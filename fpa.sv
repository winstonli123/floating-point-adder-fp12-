==> flow/design.v <==
module cla4(
  input  wire [3:0] a,b,
  input  wire       cin,
  output wire [3:0] sum,
  output wire       cout,
  output wire       P, G
);
  wire [3:0] p = a ^ b;
  wire [3:0] g = a & b;
  wire c1 = g[0] | (p[0] & cin);
  wire c2 = g[1] | (p[1] & g[0]) | (p[1] & p[0] & cin);
  wire c3 = g[2] | (p[2] & g[1]) | (p[2] & p[1] & g[0]) | (p[2] & p[1] & p[0] & cin);
  wire c4 = g[3] | (p[3] & g[2]) | (p[3] & p[2] & g[1])
                  | (p[3] & p[2] & p[1] & g[0]) | (p[3] & p[2] & p[1] & p[0] & cin);
  assign sum  = { p[3]^c3, p[2]^c2, p[1]^c1, p[0]^cin };
  assign cout = c4;
  assign P = &p;
  assign G = g[3] | (p[3]&g[2]) | (p[3]&p[2]&g[1]) | (p[3]&p[2]&p[1]&g[0]);
endmodule
module cla2(
  input  wire [1:0] a,b,
  input  wire       cin,
  output wire [1:0] sum,
  output wire       cout,
  output wire       P, G
);
  wire [1:0] p = a ^ b;
  wire [1:0] g = a & b;
  wire c1 = g[0] | (p[0] & cin);
  wire c2 = g[1] | (p[1] & g[0]) | (p[1] & p[0] & cin);
  assign sum  = { p[1]^c1, p[0]^cin };
  assign cout = c2;
  assign P = &p;
  assign G = g[1] | (p[1]&g[0]);
endmodule
module cla14(
  input  wire [13:0] a,b,
  input  wire        cin,
  output wire [13:0] sum,
  output wire        cout
);
  wire [3:0] s0; wire c4;  wire P0,G0;
  cla4 u0 (.a(a[3:0]),   .b(b[3:0]),   .cin(cin), .sum(s0), .cout(), .P(P0), .G(G0));
  assign c4 = G0 | (P0 & cin);
  wire [3:0] s1; wire c8;  wire P1,G1;
  cla4 u1 (.a(a[7:4]),   .b(b[7:4]),   .cin(c4),  .sum(s1), .cout(), .P(P1), .G(G1));
  assign c8 = G1 | (P1 & c4);
  wire [3:0] s2; wire c12; wire P2,G2;
  cla4 u2 (.a(a[11:8]),  .b(b[11:8]),  .cin(c8),  .sum(s2), .cout(), .P(P2), .G(G2));
  assign c12 = G2 | (P2 & c8);
  wire [1:0] s3; wire c14; wire P3,G3;
  cla2 u3 (.a(a[13:12]), .b(b[13:12]), .cin(c12), .sum(s3), .cout(c14), .P(P3), .G(G3));
  assign sum  = { s3, s2, s1, s0 };
  assign cout = c14;
endmodule
module fpa(
  input  wire        clk,
  input  wire        reset,
  input  wire [11:0] A,
  input  wire [11:0] B,
  input  wire [11:0] C,
  input  wire [11:0] D,
  input  wire        pushin,
  output reg         pushout,
  output reg  [11:0] Z
);
  reg [11:0] stage1_A, stage1_B, stage1_C, stage1_D;
  reg        stage1_valid;
  always @(posedge clk) begin
    if (reset) begin
      stage1_valid <= 1'b0;
      stage1_A <= 12'b0; stage1_B <= 12'b0;
      stage1_C <= 12'b0; stage1_D <= 12'b0;
    end else begin
      stage1_valid <= pushin;
      stage1_A <= A; stage1_B <= B;
      stage1_C <= C; stage1_D <= D;
    end
  end
  wire [4:0] exp_A = stage1_A[10:6];
  wire [4:0] exp_B = stage1_B[10:6];
  wire [4:0] exp_C = stage1_C[10:6];
  wire [4:0] exp_D = stage1_D[10:6];
  wire [4:0] max_AB  = (exp_A >= exp_B) ? exp_A : exp_B;
  wire [4:0] max_CD  = (exp_C >= exp_D) ? exp_C : exp_D;
  wire [4:0] max_exp = (max_AB >= max_CD) ? max_AB : max_CD;
  wire       A_sign = stage1_A[11];
  wire [5:0] A_frac = stage1_A[5:0];
  wire       B_sign = stage1_B[11];
  wire [5:0] B_frac = stage1_B[5:0];
  wire       C_sign = stage1_C[11];
  wire [5:0] C_frac = stage1_C[5:0];
  wire       D_sign = stage1_D[11];
  wire [5:0] D_frac = stage1_D[5:0];
  wire [4:0] A_sh = (exp_A == 5'd0) ? 5'd31 :
                    (exp_A > max_exp) ? 5'd0 : (max_exp - exp_A);
  wire [4:0] B_sh = (exp_B == 5'd0) ? 5'd31 :
                    (exp_B > max_exp) ? 5'd0 : (max_exp - exp_B);
  wire [4:0] C_sh = (exp_C == 5'd0) ? 5'd31 :
                    (exp_C > max_exp) ? 5'd0 : (max_exp - exp_C);
  wire [4:0] D_sh = (exp_D == 5'd0) ? 5'd31 :
                    (exp_D > max_exp) ? 5'd0 : (max_exp - exp_D);
  wire [13:0] A_mag14 = {3'b000, 1'b1, A_frac, 3'b000, 1'b0};
  wire [13:0] B_mag14 = {3'b000, 1'b1, B_frac, 3'b000, 1'b0};
  wire [13:0] C_mag14 = {3'b000, 1'b1, C_frac, 3'b000, 1'b0};
  wire [13:0] D_mag14 = {3'b000, 1'b1, D_frac, 3'b000, 1'b0};
  reg        stage2_A_sign, stage2_B_sign, stage2_C_sign, stage2_D_sign;
  reg [4:0]  stage2_A_sh,   stage2_B_sh,   stage2_C_sh,   stage2_D_sh;
  reg [13:0] stage2_A_mag,  stage2_B_mag,  stage2_C_mag,  stage2_D_mag;
  reg [4:0]  stage2_max_exp;
  reg        stage2_valid;
  always @(posedge clk) begin
    if (reset) begin
      stage2_valid   <= 1'b0;
      stage2_max_exp <= 5'd0;
      stage2_A_sign <= 1'b0; stage2_B_sign <= 1'b0;
      stage2_C_sign <= 1'b0; stage2_D_sign <= 1'b0;
      stage2_A_sh   <= 5'd0; stage2_B_sh   <= 5'd0;
      stage2_C_sh   <= 5'd0; stage2_D_sh   <= 5'd0;
      stage2_A_mag  <= 14'd0; stage2_B_mag <= 14'd0;
      stage2_C_mag  <= 14'd0; stage2_D_mag <= 14'd0;
    end else begin
      stage2_valid   <= stage1_valid;
      stage2_max_exp <= max_exp;
      stage2_A_sign <= A_sign;
      stage2_B_sign <= B_sign;
      stage2_C_sign <= C_sign;
      stage2_D_sign <= D_sign;
      stage2_A_sh   <= A_sh;
      stage2_B_sh   <= B_sh;
      stage2_C_sh   <= C_sh;
      stage2_D_sh   <= D_sh;
      stage2_A_mag  <= A_mag14;
      stage2_B_mag  <= B_mag14;
      stage2_C_mag  <= C_mag14;
      stage2_D_mag  <= D_mag14;
    end
  end
  function automatic [14:0] do_align_from_pre;
    input        sign_in;
    input [4:0]  sh_in;
    input [13:0] mag_in;
    logic        sticky_local;
    logic [13:0] tmag14, sticky_mask;
    logic signed [13:0] shv_keep14;
    begin
      if (sh_in == 5'd31) begin
        do_align_from_pre = 15'd0;
      end else begin
        if (sh_in == 0) begin
          sticky_local = 1'b0;
        end else if (sh_in >= 14) begin
          sticky_local = |mag_in;
        end else begin
          sticky_mask  = (14'd1 << sh_in) - 14'd1;
          sticky_local = |(mag_in & sticky_mask);
        end
        if (sh_in >= 14) tmag14 = 14'd0;
        else             tmag14 = mag_in >> sh_in;
        if (sh_in >= 11) begin
          shv_keep14 = 14'sd0;
        end else begin
          shv_keep14 = sign_in ? -$signed({1'b0, tmag14})
                               :  $signed({1'b0, tmag14});
        end
        do_align_from_pre = { sticky_local, shv_keep14 };
      end
    end
  endfunction
  wire [14:0] A3 = do_align_from_pre(stage2_A_sign, stage2_A_sh, stage2_A_mag);
  wire [14:0] B3 = do_align_from_pre(stage2_B_sign, stage2_B_sh, stage2_B_mag);
  wire [14:0] C3 = do_align_from_pre(stage2_C_sign, stage2_C_sh, stage2_C_mag);
  wire [14:0] D3 = do_align_from_pre(stage2_D_sign, stage2_D_sh, stage2_D_mag);
  wire [13:0] A3_val = A3[13:0];
  wire [13:0] B3_val = B3[13:0];
  wire [13:0] C3_val = C3[13:0];
  wire [13:0] D3_val = D3[13:0];
  wire A3_stk = A3[14];
  wire B3_stk = B3[14];
  wire C3_stk = C3[14];
  wire D3_stk = D3[14];
  reg  [13:0] stage3_A_aligned, stage3_B_aligned, stage3_C_aligned, stage3_D_aligned;
  reg         stage3_valid;
  reg  [4:0]  stage3_max_exp;
  reg         stage3_sticky;
  always @(posedge clk) begin
    if (reset) begin
      stage3_valid     <= 1'b0;
      stage3_max_exp   <= 5'd0;
      stage3_A_aligned <= 14'd0; stage3_B_aligned <= 14'd0;
      stage3_C_aligned <= 14'd0; stage3_D_aligned <= 14'd0;
      stage3_sticky    <= 1'b0;
    end else begin
      stage3_valid     <= stage2_valid;
      stage3_max_exp   <= stage2_max_exp;
      stage3_A_aligned <= A3_val;
      stage3_B_aligned <= B3_val;
      stage3_C_aligned <= C3_val;
      stage3_D_aligned <= D3_val;
      stage3_sticky    <= (A3_stk | B3_stk | C3_stk | D3_stk);
    end
  end
  wire signed [17:0] A18 = {{4{stage3_A_aligned[13]}}, stage3_A_aligned};
  wire signed [17:0] B18 = {{4{stage3_B_aligned[13]}}, stage3_B_aligned};
  wire signed [17:0] C18 = {{4{stage3_C_aligned[13]}}, stage3_C_aligned};
  wire signed [17:0] D18 = {{4{stage3_D_aligned[13]}}, stage3_D_aligned};
  wire signed [17:0] sAB18 = A18 + B18;
  wire signed [17:0] sCD18 = C18 + D18;
  reg  signed [17:0] stage4_AB, stage4_CD;
  reg         [4:0]  stage4_max_exp;
  reg                stage4_valid;
  reg                stage4_sticky;
  always @(posedge clk) begin
    if (reset) begin
      stage4_valid   <= 1'b0;
      stage4_AB      <= 18'd0;
      stage4_CD      <= 18'd0;
      stage4_max_exp <= 5'd0;
      stage4_sticky  <= 1'b0;
    end else begin
      stage4_valid   <= stage3_valid;
      stage4_AB      <= sAB18;
      stage4_CD      <= sCD18;
      stage4_max_exp <= stage3_max_exp;
      stage4_sticky  <= stage3_sticky;
    end
  end
  wire signed [17:0] final18 = stage4_AB + stage4_CD;
  reg  signed [17:0] stage5_sum18;
  reg         [4:0]  stage5_max_exp;
  reg                stage5_valid;
  reg                stage5_sticky;
  always @(posedge clk) begin
    if (reset) begin
      stage5_valid   <= 1'b0;
      stage5_sum18   <= 18'd0;
      stage5_max_exp <= 5'd0;
      stage5_sticky  <= 1'b0;
    end else begin
      stage5_valid   <= stage4_valid;
      stage5_sum18   <= final18;
      stage5_max_exp <= stage4_max_exp;
      stage5_sticky  <= stage4_sticky;
    end
  end
  function automatic [4:0] lead1_17; input [16:0] v;
    begin
      if (v[16]) lead1_17=5'd16; else if (v[15]) lead1_17=5'd15; else if (v[14]) lead1_17=5'd14;
      else if (v[13]) lead1_17=5'd13; else if (v[12]) lead1_17=5'd12; else if (v[11]) lead1_17=5'd11;
      else if (v[10]) lead1_17=5'd10; else if (v[9])  lead1_17=5'd9;  else if (v[8])  lead1_17=5'd8;
      else if (v[7])  lead1_17=5'd7;  else if (v[6])  lead1_17=5'd6;  else if (v[5])  lead1_17=5'd5;
      else if (v[4])  lead1_17=5'd4;  else if (v[3])  lead1_17=5'd3;  else if (v[2])  lead1_17=5'd2;
      else if (v[1])  lead1_17=5'd1;  else if (v[0])  lead1_17=5'd0;  else lead1_17=5'd17;
    end
  endfunction
  reg         stage6a_sign;
  reg [16:0]  stage6a_mag17;
  reg [4:0]   stage6a_max_exp;
  reg         stage6a_sticky;
  reg         stage6a_valid;
  always @(posedge clk) begin
    if (reset) begin
      stage6a_valid <= 1'b0;
      stage6a_sign <= 1'b0;
      stage6a_mag17 <= 17'd0;
      stage6a_max_exp <= 5'd0;
      stage6a_sticky <= 1'b0;
    end else begin
      stage6a_valid <= stage5_valid;
      stage6a_sign  <= stage5_sum18[17];
      stage6a_max_exp <= stage5_max_exp;
      stage6a_sticky <= stage5_sticky;
      stage6a_mag17 <= stage5_sum18[17] ? (~stage5_sum18[16:0] + 17'd1) 
                                        : stage5_sum18[16:0];
    end
  end
  function automatic [11:0] normalize_from_abs;
    input        sign;
    input [16:0] mag17;
    input [4:0]  max_exp;
    input        sticky_in;
    logic [4:0]  lead_one_pos;
    logic signed [6:0] exp_adjust, new_exp_calc;
    logic [4:0]  new_exp;
    logic [5:0]  new_frac;
    integer s, ls;
    logic [16:0] m, t, mask;
    logic drop_or;
    logic G,R,S;
    begin
      if (mag17 == 17'b0) begin
        normalize_from_abs = 12'b0;
      end else begin
        lead_one_pos = lead1_17(mag17);
        exp_adjust   = $signed({2'b00, lead_one_pos}) - 7'd10;
        new_exp_calc = $signed({2'b00, max_exp}) + exp_adjust;
        m = mag17;
        s = lead_one_pos - 10;
        if (s >= 0) begin
          if (s >= 17) begin
            t = 17'b0; drop_or = |m;
          end else begin
            t = m >> s;
            mask    = (s==0) ? 17'b0 : ((17'h1<<s) - 17'h1);
            drop_or = (s==0) ? 1'b0  : |(m & mask);
          end
          new_frac = t[9:4];
          G = t[3]; R = t[2]; S = t[1] | drop_or | sticky_in;
        end else begin
          ls = -s;
          t  = (ls >= 17) ? 17'b0 : (m << ls);
          new_frac = t[9:4];
          G = 1'b0; R = 1'b0; S = sticky_in;
        end
        if (new_exp_calc < 7'd2 || new_exp_calc[6]) begin
          normalize_from_abs = 12'b0;
        end else if (new_exp_calc > 7'd30) begin
          normalize_from_abs = {sign, 5'b11110, 6'b110000};
        end else begin
          new_exp = new_exp_calc[4:0];
          if (new_exp == 5'b11110 && new_frac > 6'b110000) begin
            normalize_from_abs = {sign, 5'b11110, 6'b110000};
          end else begin
            normalize_from_abs = {sign, new_exp, new_frac};
          end
        end
      end
    end
  endfunction
  reg [11:0] stage6b_result;
  reg        stage6b_valid;
  always @(posedge clk) begin
    if (reset) begin
      stage6b_valid  <= 1'b0;
      stage6b_result <= 12'b0;
    end else begin
      stage6b_valid  <= stage6a_valid;
      stage6b_result <= stage6a_valid
                       ? normalize_from_abs(stage6a_sign, stage6a_mag17, 
                                           stage6a_max_exp, stage6a_sticky)
                       : 12'b0;
    end
  end
  always @(posedge clk) begin
    if (reset) begin
      pushout <= 1'b0;
      Z       <= 12'b0;
    end else begin
      pushout <= stage6b_valid;
      Z       <= stage6b_result;
    end
  end
endmodule
Tool chain data of fpa
The steps from the RTL of fpa to its reports follow in flow order. Lines are those of the file above, counted from 1. Library cell names are shortened. A cell with - has no value.

Design top: fpa. Clock: clk. Library: sky130hd. Timing corner: tt_025C_1v80.

Word-level counts
Yosys after proc, flatten, opt, wreduce and memory -nomap, before mapping. Memory bits, and registers merged into a memory's read port (data or address), are not among the register bits. Print and check cells are not counted.

The figure for bits of input ports is 51. The figure for output and inout bits is 13. For register bits the number is 313. The entry for elaborated cells reads 162.

Under reductions and logical operators stands 13. Under shift-type cells stands 6. For add/sub/neg operators the number is 16. The figure for equality and inequality tests is 5. Order comparisons: 21. For bitwise operators the number is 2. The entry for mux-type cells reads 54.

Operators with widths (count): 14-bit two-way mux (12); 5-bit two-way mux (30); 11-bit two-way mux (6); 14-bit by 5-bit >> shifter with 14-bit output (4); 14-bit negator (4); 5-bit by 4-bit greater-or-equal comparator with 1-bit output (second input constant) (8); 17-bit by 32-bit << shifter with 10-bit output (1); 17-bit by 32-bit >> shifter with 10-bit output (1); 32-bit by 6-bit greater-or-equal comparator with 1-bit output (second input constant) (1); 6-bit negator with 32-bit output (1); 14-bit by 14-bit adder with 15-bit output (2); 5-bit equality test (second input constant) (5); 5-bit subtractor (4); 5-bit greater-than comparator (4); 5-bit zero test (4); 10-bit two-way mux (2); 18-bit adder (1); 6-bit two-way mux (3); 17-bit by 1-bit adder with 17-bit output (second input constant) (1); 17-bit inverter (1); 17-bit zero test (1); 17-bit two-way mux (1); 5-bit greater-or-equal comparator (3); 3-bit OR reduction (4); 5-bit by 4-bit subtractor with 6-bit output (second input constant) (2); 6-bit by 6-bit adder with 7-bit output (1); 7-bit by 2-bit < comparator with 1-bit output (second input constant) (1); 7-bit by 5-bit greater-than comparator with 1-bit output (second input constant) (1).

Other operator kinds: 8; their cells: 8.

Logic depth
Longest topological path by Yosys (ltp), each cell counted once; first at word level (registers and memories cut), then after technology mapping (sequential cells cut; the memories' decode and read muxes count).

Depth after elaboration: 30. The entry for ABC_AREA reads 0. Gate-level depth with buffers: 27. The entry for gate-level depth less buffers reads 26.

Mapped cells and area
The flow's flattened synthesis, as Yosys stat reports it; memories are mapped. The netlist is that of the ABC_AREA named above (0 if unset); the other value can give another one.

Cell types: dfxtp_1 (count 276, total area 5.53E+03 um2); ha_1 (count 100, total area 1251.2 um2); nor2b_1 (count 156, total area 975.936 um2); nor2_1 (count 178, total area 668.141 um2); a21oi_1 (count 91, total area 455.437 um2); mux2i_1 (count 42, total area 420.403 um2); xor2_1 (count 48, total area 420.403 um2); xnor2_1 (count 44, total area 385.37 um2); mux4_2 (count 16, total area 360.346 um2); inv_1 (count 86, total area 322.81 um2); a21o_1 (count 40, total area 300.288 um2); nand2_1 (count 78, total area 292.781 um2); o21ai_0 (count 57, total area 285.274 um2); clkbuf_1 (count 58, total area 217.709 um2); nor3_1 (count 41, total area 205.197 um2); nand2b_1 (count 30, total area 187.68 um2); mux2_2 (count 16, total area 180.173 um2); fa_1 (count 8, total area 160.154 um2).

Not listed: further types 61, cells in them 311.

The figure for chip area (Yosys) is 0.0148367 mm2. The entry for sequential area reads 0.0055253 mm2. For buffers the number is 78. Mapped flip-flops: 276. The entry for cell count reads 1676.

Timing after synthesis
Path of least setup slack by OpenSTA after synthesis, without wires, with an ideal clock, recovery checks aside; 20% of the period is set as input and as output delay. Where synthesis merged equal registers, the netlist keeps one of their names.

Path kind: reg-to-reg. From: register stage6a_mag17[5]. To: register stage6b_result[0]. The figure for time at the first pin is 0.000 ns. Under path buffers stands 2. Under required time stands 5.750 ns. Under arrival time stands 4.920 ns. Under delay of the path stands 5.050 ns. Library setup time: 0.130 ns. For path slack the number is 0.830 ns. The entry for stages reads 23. For period the number is 5.88 ns. The entry for synthesis period reached reads 5.05 ns.

"delay of the path" = arrival - input delay + setup time. "stages" counts driving pins, that of a launching flip-flop among them; a cell with two outputs on the path counts twice. "synthesis period reached" = period - worst setup slack (recovery checks aside). The figure is calculated, with input and output delays left at 20% of the set period. Between the ends stands the longest chain of elaborated cells between them, by number of cells; it is not shown to be the way that was timed. Of several equally long chains one is given. A line is the first line of the expression or statement that the cell stems from. Yosys adds cells for indexed reads and writes and turns some case tables into memories.

Path through: dfxtp_1 > buf_2 > or4_1 > o221a_2 > o21ai_2 > inv_1 > ha_1 > a21o_1 > and2_1 > buf_2 > inv_2 > nand2b_1 > nor2_1 > nand3_1 > ha_1 > or4b_2 > nor4_2 > and3_1 > o22ai_1 > a211oi_1 > a31o_1 > a31o_1 > a211oi_1. The figure for length of the longest elaborated chain is 24. Elaborated cells on any way between the ends: 36. The entry for source lines of those cells reads 17. Those cells by class: 4 x add/sub; 6 x compare; 1 x eq/ne; 2 x shift; 19 x mux; 4 x reduce/logical.

RTL lines, path after synthesis: start, declared (RTL line 257) `reg [16:0]  stage6a_mag17;`; start, assigned (RTL line 265) `stage6a_mag17 <= 17'd0;`; start, assigned (RTL line 273) `stage6a_mag17 <= stage5_sum18[17] ? (~stage5_sum18[16:0] + 17'd1)`; 5-bit two-way mux x3 (RTL line 251) `else if (v[7])  lead1_17=5'd7;  else if (v[6])  lead1_17=5'd6;  else if (v[5])  lead1_17=5'd5;`; 5-bit two-way mux x3 (RTL line 250) `else if (v[10]) lead1_17=5'd10; else if (v[9])  lead1_17=5'd9;  else if (v[8])  lead1_17=5'd8;`; 5-bit two-way mux x3 (RTL line 249) `else if (v[13]) lead1_17=5'd13; else if (v[12]) lead1_17=5'd12; else if (v[11]) lead1_17=5'd11;`; 5-bit two-way mux x3 (RTL line 248) `if (v[16]) lead1_17=5'd16; else if (v[15]) lead1_17=5'd15; else if (v[14]) lead1_17=5'd14;`; 5-bit two-way mux (RTL line 291) `if (mag17 == 17'b0) begin`; 5-bit two-way mux (RTL line 333) `if (reset) begin`; 5-bit by 4-bit subtractor with 6-bit output (RTL line 298) `s = lead_one_pos - 10;`; [... 2 more ...]; 10-bit two-way mux (RTL line 311) `t  = (ls >= 17) ? 17'b0 : (m << ls);`; 6-bit two-way mux (RTL line 299) `if (s >= 0) begin`; 6-bit two-way mux (RTL line 291); 6-bit two-way mux (RTL line 333); 6-bit greater-than comparator (RTL line 321) `if (new_exp == 5'b11110 && new_frac > 6'b110000) begin`; 1-bit logical AND (RTL line 321); 6-bit OR reduction; end, assigned (RTL line 335) `stage6b_result <= 12'b0;`; end, assigned (RTL line 338) `stage6b_result <= stage6a_valid`; end, declared (RTL line 330) `reg [11:0] stage6b_result;`.

Worst path after layout
Path of least setup slack in the final report of run A (OpenROAD, finished layout, wires in). Where an end is a register, its clock arrival counts in the times.

Path kind: reg-to-reg. From: register stage6a_mag17[5]. To: register stage6b_result[2]. For period the number is 6.84 ns. Under required time stands 7.27 ns. The entry for stages reads 21. Under arrival time stands 6.17 ns. Under path buffers stands 0. For path slack the number is 1.10 ns. The figure for time at the first pin is 0.55 ns. Library setup time: 0.12 ns.

Between the ends stands the longest chain of elaborated cells between them, by number of cells; it is not shown to be the way that was timed. Of several equally long chains one is given.

Path through: dfxtp_1 > or4_1 > o221a_2 > o21ai_2 > inv_1 > ha_1 > a21o_1 > and2_1 > inv_2 > nand2b_1 > nor2_1 > nand3_1 > ha_1 > or4b_2 > nor4_2 > and3_1 > o22ai_1 > a211oi_1 > a31o_1 > a31o_1 > a211oi_1. The figure for length of the longest elaborated chain is 24. Elaborated cells on any way between the ends: 36. The entry for source lines of those cells reads 17. Those cells by class: 4 x add/sub; 6 x compare; 1 x eq/ne; 2 x shift; 19 x mux; 4 x reduce/logical.

RTL lines, path post-layout: start, declared (RTL line 257) `reg [16:0]  stage6a_mag17;`; start, assigned (RTL line 265) `stage6a_mag17 <= 17'd0;`; start, assigned (RTL line 273) `stage6a_mag17 <= stage5_sum18[17] ? (~stage5_sum18[16:0] + 17'd1)`; 5-bit two-way mux x3 (RTL line 251) `else if (v[7])  lead1_17=5'd7;  else if (v[6])  lead1_17=5'd6;  else if (v[5])  lead1_17=5'd5;`; 5-bit two-way mux x3 (RTL line 250) `else if (v[10]) lead1_17=5'd10; else if (v[9])  lead1_17=5'd9;  else if (v[8])  lead1_17=5'd8;`; 5-bit two-way mux x3 (RTL line 249) `else if (v[13]) lead1_17=5'd13; else if (v[12]) lead1_17=5'd12; else if (v[11]) lead1_17=5'd11;`; 5-bit two-way mux x3 (RTL line 248) `if (v[16]) lead1_17=5'd16; else if (v[15]) lead1_17=5'd15; else if (v[14]) lead1_17=5'd14;`; 5-bit two-way mux (RTL line 291) `if (mag17 == 17'b0) begin`; 5-bit two-way mux (RTL line 333) `if (reset) begin`; 5-bit by 4-bit subtractor with 6-bit output (RTL line 298) `s = lead_one_pos - 10;`; [... 2 more ...]; 10-bit two-way mux (RTL line 311) `t  = (ls >= 17) ? 17'b0 : (m << ls);`; 6-bit two-way mux (RTL line 299) `if (s >= 0) begin`; 6-bit two-way mux (RTL line 291); 6-bit two-way mux (RTL line 333); 6-bit greater-than comparator (RTL line 321) `if (new_exp == 5'b11110 && new_frac > 6'b110000) begin`; 1-bit logical AND (RTL line 321); 6-bit OR reduction; end, assigned (RTL line 335) `stage6b_result <= 12'b0;`; end, assigned (RTL line 338) `stage6b_result <= stage6a_valid`; end, declared (RTL line 330) `reg [11:0] stage6b_result;`.

Measured results for fpa: 2 stored runs of the Yosys and OpenROAD flow on sky130hd. The settings differ; the order carries no meaning. The constraints put input and output delay at 20% of the set period each and load the outputs with 0.01 pF. "achieved period" means the clock period less the worst setup slack. The figure is calculated, with input and output delays left at 20% of the set period. "worst path time" = time allowed to the worst setup path (clock period - input delay - output delay, where it has them) - its slack; a late launch clock adds to it, a late capture clock takes from it.

Run A has these settings: period_ns 6.84; CAP_MARGIN 20; CORE_MARGIN 2; CORE_UTILIZATION 40; SLEW_MARGIN 20. For the area of the die the run shows 0.0386476 mm2. The measured post-synthesis cell area is 0.0148367 mm2. The post-route worst hold slack is 0.434 ns. The worst setup slack after layout stands at 1.104 ns. The worst path time is 5.74 ns. Kind of the worst setup path: reg-to-reg. The post-route setup TNS reads 0.000 ns. The final utilization reads 45.8 %. The achieved period stands at 5.736 ns.

Run B has these settings: period_ns 4.1; CORE_UTILIZATION 37; SETUP_SLACK_MARGIN -0.05; PLACE_DENSITY_LB_ADDON 0.2; CELL_PAD_IN_SITES_DETAIL_PLACEMENT 1; TNS_END_PERCENT 55; ABC_AREA 0; MAX_ROUTING_LAYER met4; CAP_MARGIN 20; CORE_MARGIN 2; SLEW_MARGIN 20. For the area of the die the run shows 0.0417181 mm2. The measured post-synthesis cell area is 0.0148367 mm2. The post-route worst hold slack is 0.430 ns. The worst setup slack after layout stands at -0.439 ns. The worst path time is 4.54 ns. Kind of the worst setup path: reg-to-reg. The post-route setup TNS reads -8.904 ns. The final utilization reads 46.1 %. The achieved period stands at 4.539 ns.
